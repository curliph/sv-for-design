==> flow/design.v <==
interface cpu_if (
    input logic clk,
    input logic reset
);
logic         timeout;
logic         read;
logic         write;
logic  [31:0] write_data;
logic  [31:2] address;
logic  [31:0] read_data;
logic         access_complete;
logic         invalid_address;
logic         invalid_access;
modport Slave (
    input  clk,
    input  reset,
    input  timeout,
    input  read,
    input  write,
    input  write_data,
    input  address,
    output read_data,
    output access_complete,
    output invalid_address,
    output invalid_access
);
modport Master (
    input  clk,
    input  reset,
    output timeout,
    output read,
    output write,
    output write_data,
    output address,
    input  read_data,
    input  access_complete,
    input  invalid_address,
    input  invalid_access
);
endinterface
module jtag_tap_controller #(
  parameter DATA_WIDTH = 32
) (
  input  logic TCLK,
  input  logic TRST,
  input  logic TMS,
  input  logic TDI,
  output logic TDO,
  output logic clk,
  output logic reset,
  output logic [DATA_WIDTH-1:0] data_reg,
  output logic data_reg_valid,
  output logic [DATA_WIDTH-1:0] inst_reg,
  output logic inst_reg_valid
);
  assign clk = TCLK;
  assign reset = TRST;
  assign TDO = TDI;
  typedef enum {
    TEST_RESET,TEST_IDLE,
    DR_SELECT,DR_CAPTURE,DR_SHIFT,DR_EXIT1,DR_PAUSE,DR_EXIT2,DR_UPDATE,
    IR_SELECT,IR_CAPTURE,IR_SHIFT,IR_EXIT1,IR_PAUSE,IR_EXIT2,IR_UPDATE
  } state_type;
  state_type state;
  always_ff @(posedge clk) begin
    if (reset) begin
      data_reg_valid <= 1'b0;
    end else begin
      data_reg_valid <= state == DR_UPDATE;
    end
  end
  always_ff @(posedge clk) begin
    if (state == DR_SHIFT) begin
      data_reg <= {data_reg[DATA_WIDTH-2:0],TDI};
    end
  end
  always_ff @(posedge clk) begin
    if (reset) begin
      inst_reg_valid <= 1'b0;
    end else begin
      inst_reg_valid <= state == IR_UPDATE;
    end
  end
  always_ff @(posedge clk) begin
    if (state == IR_SHIFT) begin
      inst_reg <= {inst_reg[DATA_WIDTH-2:0],TDI};
    end
  end
  always_ff @(posedge clk) begin
    if (reset) begin
      state <= TEST_RESET;
    end else begin
      case (state)
        TEST_RESET : state <= TMS ? TEST_RESET : TEST_IDLE;
        TEST_IDLE  : state <= TMS ? DR_SELECT  : TEST_IDLE;
        DR_SELECT  : state <= TMS ? IR_SELECT  : DR_CAPTURE;
        DR_CAPTURE : state <= TMS ? DR_EXIT1   : DR_SHIFT;
        DR_SHIFT   : state <= TMS ? DR_EXIT1   : DR_SHIFT;
        DR_EXIT1   : state <= TMS ? DR_UPDATE  : DR_PAUSE;
        DR_PAUSE   : state <= TMS ? DR_EXIT2   : DR_PAUSE;
        DR_EXIT2   : state <= TMS ? DR_UPDATE  : DR_SHIFT;
        DR_UPDATE  : state <= TMS ? DR_SELECT  : TEST_IDLE;
        IR_SELECT  : state <= TMS ? TEST_RESET : IR_CAPTURE;
        IR_CAPTURE : state <= TMS ? IR_EXIT1   : IR_SHIFT;
        IR_SHIFT   : state <= TMS ? IR_EXIT1   : IR_SHIFT;
        IR_EXIT1   : state <= TMS ? IR_UPDATE  : IR_PAUSE;
        IR_PAUSE   : state <= TMS ? IR_EXIT2   : IR_PAUSE;
        IR_EXIT2   : state <= TMS ? IR_UPDATE  : IR_SHIFT;
        IR_UPDATE  : state <= TMS ? DR_SELECT  : TEST_IDLE;
        default    : state <= TEST_RESET;
      endcase
    end
  end
endmodule
* Tool chain data of jtag_tap_controller
Tool output for the design above, in the order of the flow.
Line numbers count from 1 in the design file above.
Cell names lack the library's common part.
The mark - stands for no value.
- Design top :: jtag_tap_controller
- Clock input :: TCLK
- Cell library :: sky130hd
- Corner :: tt_025C_1v80

* Word level
Source: Yosys, flattened and elaborated, memories not mapped. Widths are those after wreduce; folded enables and synchronous resets count as part of the registers. Registers that Yosys merges into a memory's read port (data or address) are not register bits. Print and check cells do not count.
- Multiplexer cells :: 13
- Reduce/logical cells :: 4
- Equal/unequal tests :: 15
** Operators with widths (count)
- == test 32 x 4 -> 1 bit (second input constant) :: 8
- == test 32 x 3 -> 1 bit (second input constant) :: 4
- == test 32 x 2 -> 1 bit (second input constant) :: 2
- parallel mux 4 bit (select 12 bit) :: 1
- == test 32 x 1 -> 1 bit (second input constant) :: 1
- logical NOT 32 bit :: 1
- 2-to-1 mux 4 bit :: 4
- 2-to-1 mux 3 bit :: 2
- 2-to-1 mux 2 bit :: 3
- OR reduction 2 bit :: 2
- OR reduction 3 bit :: 1
- 2-to-1 mux 1 bit :: 3
- Flip-flop bits (word level) :: 98
- Cells after elaboration :: 37
- Input bits :: 4
- Output and inout port bits :: 69

* Depth
Longest topological path by Yosys (ltp), each cell counted once; first at word level (registers and memories cut), then after technology mapping (sequential cells cut; the memories' decode and read muxes count).
- Word-level depth :: 3
- ABC_AREA :: 0
- Mapped depth :: 3
- Gate-level depth less buffers :: 3

* Synthesis result
Source: synth_stat.txt of the flow (Yosys; design flattened, memories mapped). It holds for the ABC_AREA given above (unset counts as 0); a run with the other value may have another netlist.
** Cells by type
- edfxtp_1 :: count 64, area in all 1.92E+03 µm²
- dfxtp_1 :: count 18, area in all 360.346 µm²
- o21a_1 :: count 5, area in all 37.536 µm²
- and2_1 :: count 5, area in all 31.28 µm²
- buf_4 :: count 3, area in all 22.522 µm²
- nor2_1 :: count 5, area in all 18.768 µm²
- nor2b_1 :: count 3, area in all 18.768 µm²
- or3_4 :: count 1, area in all 11.261 µm²
- nor3_1 :: count 2, area in all 10.01 µm²
- o31a_1 :: count 1, area in all 8.758 µm²
- and2b_1 :: count 1, area in all 7.507 µm²
- nand2_1 :: count 2, area in all 7.507 µm²
- a31oi_1 :: count 1, area in all 6.256 µm²
- nand2b_1 :: count 1, area in all 6.256 µm²
- o21ai_0 :: count 1, area in all 5.005 µm²
- Mapped flip-flops :: 82
- Buffer cells :: 3
- Sequential part of the area :: 2282.2 µm²
- Standard cells after synthesis :: 113
- Mapped area :: 2473.6 µm²

## Implementation results

Stored flow runs of jtag_tap_controller (2 of them; Yosys, OpenROAD, sky130hd). They differ in their settings and are not a sequence. Constraints: input delay and output delay 20% of the set period each, output load 0.01 pF.
"total power after layout" rests on the timing tool's default activity at the inputs, not on a simulated workload.

** Job 1
- Settings :: period_ns=1.63; CORE_UTILIZATION=48; PLACE_DENSITY_LB_ADDON=0.27; CAP_MARGIN=20; CORE_MARGIN=2; SLEW_MARGIN=20
- Area of the standard cells in the finished layout :: 3458.3 µm²
- Total power after layout :: 0.003904 W
- Setup slack of the worst path :: 0.124 ns
- Lowest hold slack :: 0.444 ns
- Area inside the die boundary :: 5743.4 µm²
- Cell area after synthesis :: 2473.6 µm²
- Total negative slack :: 0.000 ns
- Final design utilization :: 68.6%

** Job 2
- Settings :: period_ns=1.56; SETUP_SLACK_MARGIN=0.21; CAP_MARGIN=20; CORE_MARGIN=2; CORE_UTILIZATION=40; SLEW_MARGIN=20
- Area of the standard cells in the finished layout :: 3517.1 µm²
- Total power after layout :: 0.004081 W
- Setup slack of the worst path :: 0.156 ns
- Lowest hold slack :: 0.447 ns
- Area inside the die boundary :: 6829.4 µm²
- Cell area after synthesis :: 2473.6 µm²
- Total negative slack :: 0.000 ns
- Final design utilization :: 59.1%
