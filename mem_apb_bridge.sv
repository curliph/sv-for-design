==> flow/design.v <==
interface cpu_if (
    input logic clk,
    input logic reset
);
logic         timeout;
logic         read;
logic         write;
logic  [31:0] write_data;
logic  [31:2] address;
logic  [31:0] read_data;
logic         access_complete;
logic         invalid_address;
logic         invalid_access;
modport Slave (
    input  clk,
    input  reset,
    input  timeout,
    input  read,
    input  write,
    input  write_data,
    input  address,
    output read_data,
    output access_complete,
    output invalid_address,
    output invalid_access
);
modport Master (
    input  clk,
    input  reset,
    output timeout,
    output read,
    output write,
    output write_data,
    output address,
    input  read_data,
    input  access_complete,
    input  invalid_address,
    input  invalid_access
);
endinterface
module mem_apb_bridge #(
  parameter DATA_WIDTH = 32,
  parameter ADDR_WIDTH = 32,
  parameter PSEL_WIDTH = 1
  ) (
  input  logic                  PCLK,
  input  logic                  PRESETn,
  output logic [ADDR_WIDTH-1:0] PADDR,
  output logic [PSEL_WIDTH-1:0] PSELx,
  output logic                  PENABLE,
  output logic                  PWRITE,
  output logic [DATA_WIDTH-1:0] PWDATA,
  input  logic                  PREADY,
  input  logic [DATA_WIDTH-1:0] PRDATA,
  input  logic                  PSLVERR,
  input  logic [PSEL_WIDTH-1:0] read,
  input  logic [PSEL_WIDTH-1:0] write,
  input  logic [ADDR_WIDTH-1:0] address,
  input  logic [DATA_WIDTH-1:0] write_data,
  output logic [DATA_WIDTH-1:0] read_data,
  output logic [PSEL_WIDTH-1:0] access_complete = 0,
  output logic [PSEL_WIDTH-1:0] invalid_access = 0,
  output logic [PSEL_WIDTH-1:0] invalid_address = 0
  );
  typedef enum {IDLE,SETUP,ACCESS} state_type;
  state_type state = IDLE;
  logic [PSEL_WIDTH-1:0] channel_select;
  logic transfer_read;
  logic transfer_write;
  assign transfer_read  = |(read  & channel_select);
  assign transfer_write = |(write & channel_select);
  always_ff @(posedge PCLK) begin
    if (state == IDLE && (transfer_read | transfer_write)) begin
      PADDR <= address;
    end else if (state == ACCESS && PREADY && (transfer_read | transfer_write)) begin
      PADDR <= address;
    end
  end
  always_ff @(posedge PCLK) begin
    if (!PRESETn) begin
      PWRITE <= 1'b0;
    end else if (state == IDLE && transfer_write) begin
      PWRITE <= 1'b1;
    end else if (state == ACCESS && PREADY && transfer_write) begin
      PWRITE <= 1'b1;
    end else if (state == ACCESS && PREADY) begin
      PWRITE <= 1'b0;
    end
  end
  always_ff @(posedge PCLK) begin
    if (state == IDLE && transfer_write) begin
      PWDATA <= write_data;
    end else if (state == ACCESS && PREADY && transfer_write) begin
      PWDATA <= write_data;
    end
  end
  always_ff @(posedge PCLK) begin
    if (state == ACCESS && PREADY && !PWRITE) begin
      read_data <= PRDATA;
    end
  end
  always_ff @(posedge PCLK) begin
    if (!PRESETn) begin
      access_complete <= {PSEL_WIDTH{1'b0}};
    end else if (state == ACCESS && PREADY) begin
      access_complete <= channel_select >>> 1;
    end else begin
      access_complete <= {PSEL_WIDTH{1'b0}};
    end
  end
  always_ff @(posedge PCLK) begin
    if (!PRESETn) begin
      invalid_access <= {PSEL_WIDTH{1'b0}};
    end else if (state == ACCESS && PREADY && PSLVERR) begin
      invalid_access <= channel_select >>> 1;
    end else begin
      invalid_access <= {PSEL_WIDTH{1'b0}};
    end
  end
  always_ff @(posedge PCLK) begin
    if (!PRESETn) begin
      state <= IDLE;
      PSELx <= {PSEL_WIDTH{1'b0}};
      PENABLE <= 1'b0;
      channel_select <= {{PSEL_WIDTH-1{1'b0}},1'b1};
    end else begin
      case (state)
        IDLE : begin
          if (transfer_read | transfer_write) begin
            state <= SETUP;
            PSELx <= channel_select;
          end
          channel_select <= channel_select <<< 1;
        end
        SETUP : begin
          state <= ACCESS;
          PENABLE <= 1'b1;
        end
        ACCESS : begin
          if (PREADY && (transfer_read | transfer_write)) begin
            state <= SETUP;
            PSELx <= channel_select;
            channel_select <= channel_select <<< 1;
          end else if (PREADY) begin
            state <= IDLE;
            PSELx <= {PSEL_WIDTH{1'b0}};
            PENABLE <= 1'b0;
          end
        end
        default : begin
          state <= IDLE;
          PSELx <= {PSEL_WIDTH{1'b0}};
          PENABLE <= 1'b0;
          channel_select <= {{PSEL_WIDTH-1{1'b0}},1'b1};
        end
      endcase
    end
  end
endmodule
From RTL to reports: mem_apb_bridge. The steps from the RTL of mem_apb_bridge to its reports follow in flow order. Line numbers count from 1 in the design file above. Operators carry their Yosys type and port widths (W data, S select, Z words). A cell with -- has no value.

Top module: mem_apb_bridge. Clock input: PCLK. Library: sky130hd. Corner: tt_025C_1v80.

Elaborated design. Counts by Yosys on the flattened word-level netlist (proc, flatten, opt, wreduce; memories kept). Register bits leave out memories and registers merged into their read ports (data or address). Print and check cells are left out. Cells with the same type and inputs are merged into one.

Flip-flop bits (word level): 132. The entry for bits of input ports reads 102. The figure for cells after elaboration is 55.

The figure for equality and inequality tests is 7. Under multiplexer cells stands 19. The entry for bitwise operators reads 5. The figure for reduce/logical cells is 16.

Operators by type and width (number): $mux W32 (7); $pmux W32 S3 (1); $eq A32 B1 Y1 const B (1); $eq A32 B2 Y1 const B (1); $logic_not A32 Y1 (1); $pmux W1 S3 (3); $ne A2 B2 Y1 const B (4); $mux W1 (8); $logic_and A1 B1 Y1 (7); $reduce_and A3 Y1 (2); $reduce_and A2 Y1 (2); $reduce_bool A2 Y1 (2); $ne A3 B3 Y1 const B (1); $reduce_bool A3 Y1 (1); $and A1 B1 Y1 (2); $not A1 Y1 (2); $or A1 B1 Y1 (1); $logic_not A1 Y1 (1).

Longest topological paths. Longest topological path by Yosys (ltp), each cell counted once; first at word level (registers and memories cut), then after technology mapping (sequential cells cut; the memories' decode and read muxes count).

The entry for depth in word-level cells reads 5. For ABC_AREA the number is 0. Under mapped depth stands 4. The figure for mapped depth without buffers is 3.

Synthesis result. Yosys stat after the flow's synthesis: flattened, memories mapped to cells. It holds for the ABC_AREA given above (unset counts as 0); a run with the other value may have another netlist. Totals and module areas in this step are rounded.

Cell types: sky130_fd_sc_hd__edfxtp_1 (number 96, area in all 2.88E+03 um2); sky130_fd_sc_hd__dfxtp_1 (number 6, area in all 120.115 um2); sky130_fd_sc_hd__buf_4 (number 4, area in all 30.029 um2); sky130_fd_sc_hd__o21ai_0 (number 5, area in all 25.024 um2); sky130_fd_sc_hd__nand3b_4 (number 1, area in all 20.019 um2); sky130_fd_sc_hd__nor2_1 (number 5, area in all 18.768 um2); sky130_fd_sc_hd__nand3_1 (number 3, area in all 15.014 um2); sky130_fd_sc_hd__o211ai_1 (number 2, area in all 15.014 um2); sky130_fd_sc_hd__nand2_1 (number 3, area in all 11.261 um2); sky130_fd_sc_hd__mux2i_1 (number 1, area in all 10.01 um2); sky130_fd_sc_hd__o21ai_1 (number 2, area in all 10.01 um2); sky130_fd_sc_hd__nand2b_2 (number 1, area in all 8.758 um2); sky130_fd_sc_hd__a31oi_1 (number 1, area in all 6.256 um2); sky130_fd_sc_hd__nor2b_1 (number 1, area in all 6.256 um2); sky130_fd_sc_hd__buf_2 (number 1, area in all 5.005 um2); sky130_fd_sc_hd__nor3_1 (number 1, area in all 5.005 um2); sky130_fd_sc_hd__conb_1 (number 1, area in all 3.754 um2); sky130_fd_sc_hd__inv_1 (number 1, area in all 3.754 um2).

The entry for cells in the netlist reads 135. Mapped area: 0.0032 mm2. Under sequential area stands 0.003 mm2. Flip-flops: 102. Under buffer cells stands 5.

Worst setup path after synthesis. Path of least setup slack by OpenSTA after synthesis, without wires, with an ideal clock, recovery checks aside; 20% of the period is set as input and as output delay. Where synthesis merged equal registers, the netlist keeps one of their names.

Path kind: in2reg. Start point: input port PREADY. End point: register read_data[0]. The figure for period is 3.96 ns. The figure for external input delay is 0.792 ns. For launch time at the first pin the number is 0.792 ns. The figure for arrival time is 3.053 ns. For required time the number is 3.499 ns. The figure for path slack is 0.446 ns. Delay of the path: 2.722 ns. Under stages on the path stands 2. Path buffers: 0. The entry for period reached after synthesis reads 3.514 ns.

"delay of the path" is the arrival time less input delay plus setup time. "stages on the path" counts driving pins, that of a launching flip-flop among them; a cell with two outputs on the path counts twice. "period reached after synthesis" is the clock period less the worst setup slack; recovery checks do not enter. This is arithmetic on one report: input and output delays are still those of the set period (20% each). Between the ends stands the longest chain of elaborated cells between them, by number of cells; it is not shown to be the way that was timed. Of several equally long chains one is given. A line is the first line of the expression or statement that the cell stems from. Yosys adds cells for indexed reads and writes and turns some case tables into memories.

Cell sequence: sky130_fd_sc_hd__nand2_1 sky130_fd_sc_hd__nor3_1. The entry for cells in the longest elaborated chain reads 2.

Ends and longest elaborated chain, after synthesis: start, declared (line 53) `input  logic                  PREADY,`; $logic_and A1 B1 Y1 x2 (line 98) `if (state == ACCESS && PREADY && !PWRITE) begin`; end, assigned (line 99) `read_data <= PRDATA;`; end, declared (line 60) `output logic [DATA_WIDTH-1:0] read_data,`.

--- runs ---
mem_apb_bridge through Yosys and OpenROAD on sky130hd: 2 stored runs, unordered, with their settings. The constraints put input and output delay at 20% of the set period each and load the outputs with 0.01 pF.

Files of flow run A:
==> flow/run.sh <==
#!/bin/bash
# the make line also repeats the synthesis and layout settings of config.mk as NAME=value (left out here)
make -C /OpenROAD-flow-scripts/flow DESIGN_CONFIG=/design/flow/config.mk WORK_HOME=/design/flow/orfs CLKGATE_MAP_FILE= finish
==> flow/config.mk <==
export PLATFORM = sky130hd
export DESIGN_NAME = mem_apb_bridge
export DESIGN_NICKNAME = mem_apb_bridge
export VERILOG_FILES = /design/flow/design.v
export SDC_FILE = /design/flow/constraint.sdc
export NUM_CORES = 4
export LEC_CHECK = 0
export CAP_MARGIN = 20
export CELL_PAD_IN_SITES_DETAIL_PLACEMENT = 0
export CORE_MARGIN = 6
export CORE_UTILIZATION = 71
export CTS_CLUSTER_SIZE = 12
export GPL_ROUTABILITY_DRIVEN = 1
export PLACE_DENSITY_LB_ADDON = 0.11
export SETUP_SLACK_MARGIN = 1.33
export SLEW_MARGIN = 20
==> flow/constraint.sdc <==
create_clock -name core_clock -period 6.01 [get_ports {PCLK}]
set_input_delay 1.2020 -clock core_clock [delete_from_list [all_inputs] [get_ports {PCLK}]]
set_output_delay 1.2020 -clock core_clock [all_outputs]
set_load 0.01 [all_outputs]

Outcome of flow run A: incomplete, placement halted on FLW-0024.

Files of flow run B:
==> flow/run.sh <==
#!/bin/bash
# the make line also repeats the synthesis and layout settings of config.mk as NAME=value (left out here)
make -C /OpenROAD-flow-scripts/flow DESIGN_CONFIG=/design/flow/config.mk WORK_HOME=/design/flow/orfs CLKGATE_MAP_FILE= finish
==> flow/config.mk <==
export PLATFORM = sky130hd
export DESIGN_NAME = mem_apb_bridge
export DESIGN_NICKNAME = mem_apb_bridge
export VERILOG_FILES = /design/flow/design.v
export SDC_FILE = /design/flow/constraint.sdc
export NUM_CORES = 4
export LEC_CHECK = 0
export ABC_AREA = 1
export CAP_MARGIN = 20
export CELL_PAD_IN_SITES_DETAIL_PLACEMENT = 1
export CELL_PAD_IN_SITES_GLOBAL_PLACEMENT = 2
export CORE_ASPECT_RATIO = 1.22
export CORE_MARGIN = 9
export CORE_UTILIZATION = 69
export CTS_CLUSTER_SIZE = 49
export GPL_TIMING_DRIVEN = 0
export MAX_ROUTING_LAYER = met4
export PLACE_DENSITY_LB_ADDON = 0.18
export SLEW_MARGIN = 40
==> flow/constraint.sdc <==
create_clock -name core_clock -period 3.32 [get_ports {PCLK}]
set_input_delay 0.6640 -clock core_clock [delete_from_list [all_inputs] [get_ports {PCLK}]]
set_output_delay 0.6640 -clock core_clock [all_outputs]
set_load 0.01 [all_outputs]

Outcome of flow run B: incomplete, placement halted on FLW-0024.
--- end ---
